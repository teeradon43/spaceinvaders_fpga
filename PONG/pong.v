==> flow/design.v <==
module hvsync_generator(clk, vga_h_sync, vga_v_sync, inDisplayArea, CounterX, CounterY);
input clk;
output vga_h_sync, vga_v_sync;
output inDisplayArea;
output [9:0] CounterX;
output [8:0] CounterY;
reg [9:0] CounterX;
reg [8:0] CounterY;
wire CounterXmaxed = (CounterX==614);  
always @(posedge clk)
if(CounterXmaxed)
	CounterX <= 0;
else
	CounterX <= CounterX + 1;
always @(posedge clk)
if(CounterXmaxed) 
	if(CounterY<511)
		CounterY <= CounterY + 1;
	else
		CounterY <= 0;
reg	vga_HS, vga_VS;
always @(posedge clk)
begin
	vga_HS <= (CounterX[9:4]==0);  
	vga_VS <= (CounterY==500);  
end
reg inDisplayArea;
always @(posedge clk)
if(inDisplayArea==0)
	inDisplayArea <= (CounterXmaxed) && (CounterY<480);  
else
	inDisplayArea <= !(CounterX==639);  
assign vga_h_sync = ~vga_HS;
assign vga_v_sync = ~vga_VS;
endmodule
module pong(clk, vga_h_sync, vga_v_sync, vga_R, vga_G, vga_B, quadA, quadB);
input clk;
output vga_h_sync, vga_v_sync, vga_R, vga_G, vga_B;
input quadA, quadB;
wire inDisplayArea;
wire [9:0] CounterX;
wire [8:0] CounterY;
hvsync_generator syncgen(.clk(clk), .vga_h_sync(vga_h_sync), .vga_v_sync(vga_v_sync), 
  .inDisplayArea(inDisplayArea), .CounterX(CounterX), .CounterY(CounterY));
reg [8:0] PaddlePosition;
reg [2:0] quadAr, quadBr;
always @(posedge clk) quadAr <= {quadAr[1:0], quadA};
always @(posedge clk) quadBr <= {quadBr[1:0], quadB};
always @(posedge clk)
if(quadAr[2] ^ quadAr[1] ^ quadBr[2] ^ quadBr[1])
begin
	if(quadAr[2] ^ quadBr[1])
	begin
		if(~&PaddlePosition)         
			PaddlePosition <= PaddlePosition + 1;
	end
	else
	begin
		if(|PaddlePosition)         
			PaddlePosition <= PaddlePosition - 1;
	end
end
reg [9:0] ballX;
reg [8:0] ballY;
reg ball_inX, ball_inY;
always @(posedge clk)
if(ball_inX==0) ball_inX <= (CounterX==ballX) & ball_inY; else ball_inX <= !(CounterX==ballX+16);
always @(posedge clk)
if(ball_inY==0) ball_inY <= (CounterY==ballY); else ball_inY <= !(CounterY==ballY+16);
wire ball = ball_inX & ball_inY;
wire border = (CounterX[9:3]==0) || (CounterX[9:3]==76) || (CounterY[8:3]==0) || (CounterY[8:3]==59);
wire paddle = (CounterX>=PaddlePosition+8) && (CounterX<=PaddlePosition+120) && (CounterY[8:4]==27);
wire BouncingObject = border | paddle;  
reg ResetCollision;
always @(posedge clk) ResetCollision <= (CounterY==500) & (CounterX==0);   
reg CollisionX1, CollisionX2, CollisionY1, CollisionY2;
always @(posedge clk) if(ResetCollision) CollisionX1<=0; else if(BouncingObject & (CounterX==ballX   ) & (CounterY==ballY+ 8)) CollisionX1<=1;
always @(posedge clk) if(ResetCollision) CollisionX2<=0; else if(BouncingObject & (CounterX==ballX+16) & (CounterY==ballY+ 8)) CollisionX2<=1;
always @(posedge clk) if(ResetCollision) CollisionY1<=0; else if(BouncingObject & (CounterX==ballX+ 8) & (CounterY==ballY   )) CollisionY1<=1;
always @(posedge clk) if(ResetCollision) CollisionY2<=0; else if(BouncingObject & (CounterX==ballX+ 8) & (CounterY==ballY+16)) CollisionY2<=1;
wire UpdateBallPosition = ResetCollision;   
reg ball_dirX, ball_dirY;
always @(posedge clk)
if(UpdateBallPosition)
begin
	if(~(CollisionX1 & CollisionX2))         
	begin
		ballX <= ballX + (ball_dirX ? -1 : 1);
		if(CollisionX2) ball_dirX <= 1; else if(CollisionX1) ball_dirX <= 0;
	end
	if(~(CollisionY1 & CollisionY2))         
	begin
		ballY <= ballY + (ball_dirY ? -1 : 1);
		if(CollisionY2) ball_dirY <= 1; else if(CollisionY1) ball_dirY <= 0;
	end
end 
wire R = BouncingObject | ball | (CounterX[3] ^ CounterY[3]);
wire G = BouncingObject | ball;
wire B = BouncingObject | ball;
reg vga_R, vga_G, vga_B;
always @(posedge clk)
begin
	vga_R <= R & inDisplayArea;
	vga_G <= G & inDisplayArea;
	vga_B <= B & inDisplayArea;
end
endmodule
# Tool chain data of pong
# What the tools print for pong, step after step.
# Lines are those of the file above, counted from 1.
# Operators carry their Yosys type and port widths (W data, S select, Z words).
# Library cell names are shortened.
# Not given: n/a
[design] design="pong" clock_port="clk" lib="sky130hd" lib_corner="tt_025C_1v80"

# After elaboration
# Source: Yosys, flattened and elaborated, memories not mapped. Widths are those after wreduce. Registers that Yosys merges into a memory's read port (data or address) are not register bits. Print and check cells do not count. Equal cells are merged and count once.
[word_totals] clocked_rd_ports_x_width=0 rom_bits=0 word_cells=109 memories=0 register_bits=67 latchBits=0 mem_bits_rw=0
[classes] mux=10 reduce_logical=23 n_addsub=12 n_shift=0 div_mod_pow=0 mul=0 cmp=4 equal=13 logic=26
[ops] op="$mux W9" n=4
[ops] op="$eq A10 B11 Y1" n=2
[ops] op="$eq A10 B10 Y1 const B" n=2
[ops] op="$eq A9 B10 Y1" n=2
[ops] op="$add A9 B4 Y10 const B" n=2
[ops] op="$add A9 B1 Y9 const B" n=2
[ops] op="$lt A9 B9 Y1 const B" n=2
[ops] op="$and A1 B1 Y1" n=14
[ops] op="$logic_not A6 Y1" n=2
[ops] op="$add A10 B4 Y11 const B" n=1
[ops] op="$add A10 B5 Y11 const B" n=1
[ops] op="$add A10 B1 Y10 const B" n=1
[ops] op="$add A10 B10 Y10" n=1
[ops] op="$ge A10 B10 Y1" n=1
[ops] op="$le A10 B10 Y1" n=1
[ops] op="$eq A10 B10 Y1" n=1
[ops] op="$logic_not A10 Y1" n=1
[ops] op="$add A9 B5 Y10 const B" n=1
[ops] op="$add A9 B7 Y10 const B" n=1
[ops] op="$mux W10" n=1
[ops] op="$reduce_and A3 Y1" n=3
[ops] op="$sub A9 B1 Y9 const B" n=1
[ops] op="$add A9 B9 Y9" n=1
[ops] op="$eq A9 B9 Y1" n=1
[ops] op="$eq A9 B9 Y1 const B" n=1
[ops] op="$reduce_and A9 Y1" n=1
[ops] op="$reduce_or A9 Y1" n=1
[ops] op="$eq A7 B7 Y1 const B" n=1
# Other operator kinds: 13; their cells: 35.

# Depth
# Yosys ltp: most cells in a row. Word level: on the elaborated netlist, between registers, memories and ports. Mapped: between sequential cells and ports; inverters and the memories' decode and read muxes count.
[depth] depth_word=8 abc_area=0 mapped_depth=12 depth_no_buf=11

# Synthesis result
# Source: synth_stat.txt of the flow (Yosys; design flattened, memories mapped). It holds for the ABC_AREA given above (unset counts as 0); a run with the other value may have another netlist.
[synth_totals] mapped_area_mm2=0.0047633 cell_count=497 ff_cells=67 sequential_area_mm2=0.0017317
[by_type] cell_type="edfxtp_1" n=39
[by_type] cell_type="ha_1" n=51
[by_type] cell_type="dfxtp_1" n=28
[by_type] cell_type="xnor2_1" n=52
[by_type] cell_type="xor2_1" n=23
[by_type] cell_type="inv_1" n=41
[by_type] cell_type="nand3_1" n=27
[by_type] cell_type="nor2_1" n=32
[by_type] cell_type="nand2_1" n=26
[by_type] cell_type="a21oi_1" n=15
[by_type] cell_type="o21ai_0" n=15
[by_type] cell_type="nor2b_1" n=11
[by_type] cell_type="or3_1" n=11
[by_type] cell_type="fa_1" n=3
[by_type] cell_type="mux2i_1" n=6
[by_type] cell_type="nand2b_1" n=9
[by_type] cell_type="nor3_1" n=10
[by_type] cell_type="clkbuf_1" n=12
# Other cell types: 42; their cells: 86.
# The figures by module come from a second, unflattened synthesis with its own total; it is not the netlist above.
[hier_totals] cells_unflattened=510 area_unflattened_mm2=0.0048246
# Rows give one instance, submodules left out.
[modules] mod="pong" seq_area_mm2=0.0012012 n_cells=408 n_inst=1 area_mm2=0.0037949
[modules] mod="hvsync_generator" seq_area_mm2=0.0005305 n_cells=102 n_inst=1 area_mm2=0.0010297

# Timing after synthesis
# Path of least setup slack by OpenSTA after synthesis, without wires, with an ideal clock, recovery checks aside; 20% of the period is set as input and as output delay. Where synthesis merged equal registers, the netlist keeps one of their names.
[synth_path] path_kind="register to register" startpoint="register PaddlePosition[3]" endpoint="register CollisionX1" clock_period_ns=5.65 path_buffers=0 stages=12 required_time_ns=5.554 delay_ns=2.742 setup_time_ns=0.096 setup_slack_ns=2.908 arrival_ns=2.646 period_less_setup_slack_ns=2.742
# "delay_ns" is the arrival time less input delay plus setup time.
# "stages": output pins that drive a net of the path, with the launching flip-flop's if there is one; two outputs of one cell count as two.
# "period_less_setup_slack_ns" is the clock period less the worst setup slack; recovery checks do not enter. This is arithmetic on one report: input and output delays are still those of the set period (20% each).
# The rows between start and end are the longest chain of elaborated cells between them; the timing report does not say that the signal goes this way. Where chains are equally long, one stands for them.
# Each line given opens the expression or statement behind the cell; cells for indexed reads and writes are added by Yosys, which also makes memories of some case tables.
[synth_via] path_cell_list="edfxtp_1 -> inv_1 -> ha_1 -> nand2_1 -> xnor2_1 -> ha_1 -> a211oi_2 -> nor2_1 -> a2111o_1 -> a2111oi_4 -> o31ai_2 -> o41ai_2" elab_chain_len=7 cells_between=9 lines_between=3 classes_between="add/sub: 2; compare: 2; logic: 3; reduce/logical: 2"
[synth_rtl] item="from (decl)" line_no=45 text="reg [8:0] PaddlePosition;"
[synth_rtl] item="from (assign)" line_no=55 text="PaddlePosition <= PaddlePosition + 1;"
[synth_rtl] item="from (assign)" line_no=60 text="PaddlePosition <= PaddlePosition - 1;"
[synth_rtl] item="$add A9 B4 Y10" line_no=72 text="wire paddle = (CounterX>=PaddlePosition+8) && (CounterX<=PaddlePosition+120) && (CounterY[8:4]==27);"
[synth_rtl] item="$ge A10 B10 Y1" line_no=72
[synth_rtl] item="$logic_and A1 B1 Y1 x2" line_no=72
[synth_rtl] item="$or A1 B1 Y1" line_no=73 text="wire BouncingObject = border | paddle;"
[synth_rtl] item="$and A1 B1 Y1 x2" line_no=77 text="always @(posedge clk) if(ResetCollision) CollisionX1<=0; else if(BouncingObject & (CounterX==ballX   ) & (Coun ..."
[synth_rtl] item="to (assign)" line_no=77
[synth_rtl] item="to (decl)" line_no=76 text="reg CollisionX1, CollisionX2, CollisionY1, CollisionY2;"

# Timing after layout
# From the final timing report of job 1: the path of least setup slack in the routed layout; clock arrival at registers is part of the times.
[layout_path] path_kind="register to register" startpoint="register PaddlePosition[3]" endpoint="register CollisionX1" path_buffers=0 setup_slack_ns=2.10 setup_time_ns=0.09 stages=12 arrival_ns=3.20 clock_period_ns=5.05 required_time_ns=5.30
# The rows between start and end are the longest chain of elaborated cells between them; the timing report does not say that the signal goes this way. Where chains are equally long, one stands for them.
[layout_via] path_cell_list="edfxtp_1 -> inv_1 -> ha_1 -> nand2_1 -> xnor2_1 -> ha_1 -> a211oi_2 -> nor2_1 -> a2111o_1 -> a2111oi_4 -> o31ai_2 -> o41ai_2" elab_chain_len=7 cells_between=9 lines_between=3 classes_between="add/sub: 2; compare: 2; logic: 3; reduce/logical: 2"
[layout_rtl] item="from (decl)" line_no=45 text="reg [8:0] PaddlePosition;"
[layout_rtl] item="from (assign)" line_no=55 text="PaddlePosition <= PaddlePosition + 1;"
[layout_rtl] item="from (assign)" line_no=60 text="PaddlePosition <= PaddlePosition - 1;"
[layout_rtl] item="$add A9 B4 Y10" line_no=72 text="wire paddle = (CounterX>=PaddlePosition+8) && (CounterX<=PaddlePosition+120) && (CounterY[8:4]==27);"
[layout_rtl] item="$ge A10 B10 Y1" line_no=72
[layout_rtl] item="$logic_and A1 B1 Y1 x2" line_no=72
[layout_rtl] item="$or A1 B1 Y1" line_no=73 text="wire BouncingObject = border | paddle;"
[layout_rtl] item="$and A1 B1 Y1 x2" line_no=77 text="always @(posedge clk) if(ResetCollision) CollisionX1<=0; else if(BouncingObject & (CounterX==ballX   ) & (Coun ..."
[layout_rtl] item="to (assign)" line_no=77
[layout_rtl] item="to (decl)" line_no=76 text="reg CollisionX1, CollisionX2, CollisionY1, CollisionY2;"

# pong through Yosys and OpenROAD on sky130hd: 2 stored runs, unordered, with their settings and measured results. The constraints put input and output delay at 20% of the set period each and load the outputs with 0.01 pF.
# "period_reached_ns": clock period set for the run, less the worst setup slack. It is reckoned from that one timing run; input and output delays stay at 20% of the period that was set.
# "timing.worst_path_ns" means the part of the period allowed to the worst setup path (the constraints hold back 20% at inputs and 20% at outputs) less its slack; where the path has registers, the arrival times of their clocks count too.
# "power.total_w" rests on the timing tool's default activity at the inputs, not on a simulated workload.
run="job 1" settings period_ns=5.05 CAP_MARGIN=20 CORE_MARGIN=2 CORE_UTILIZATION=40 SLEW_MARGIN=20
run="job 1" results power.total_w=0.001724 synthArea_mm2=0.0047633 period_reached_ns=2.951 fin_ws_ns=2.099 stdcell_area_mm2=0.0052338 hold_ws_ns=0.323 design_die_area_mm2=0.0127973 timing.worst_path_ns=2.95 critical_path_type="register to register"
run="job 2" settings period_ns=5.3 CORE_UTILIZATION=64 SETUP_SLACK_MARGIN=0.73 PLACE_DENSITY=0.57 CORE_ASPECT_RATIO=0.74 CORE_MARGIN=8 CELL_PAD_IN_SITES_GLOBAL_PLACEMENT=1 CTS_CLUSTER_DIAMETER=140 CAP_MARGIN=20 SLEW_MARGIN=40 MIN_ROUTING_LAYER="met1"
run="job 2" results power.total_w=0.001451 synthArea_mm2=0.0047633 period_reached_ns=3.058 fin_ws_ns=2.241 stdcell_area_mm2=0.0050799 hold_ws_ns=0.328 design_die_area_mm2=0.0104901 timing.worst_path_ns=3.06 critical_path_type="register to register"
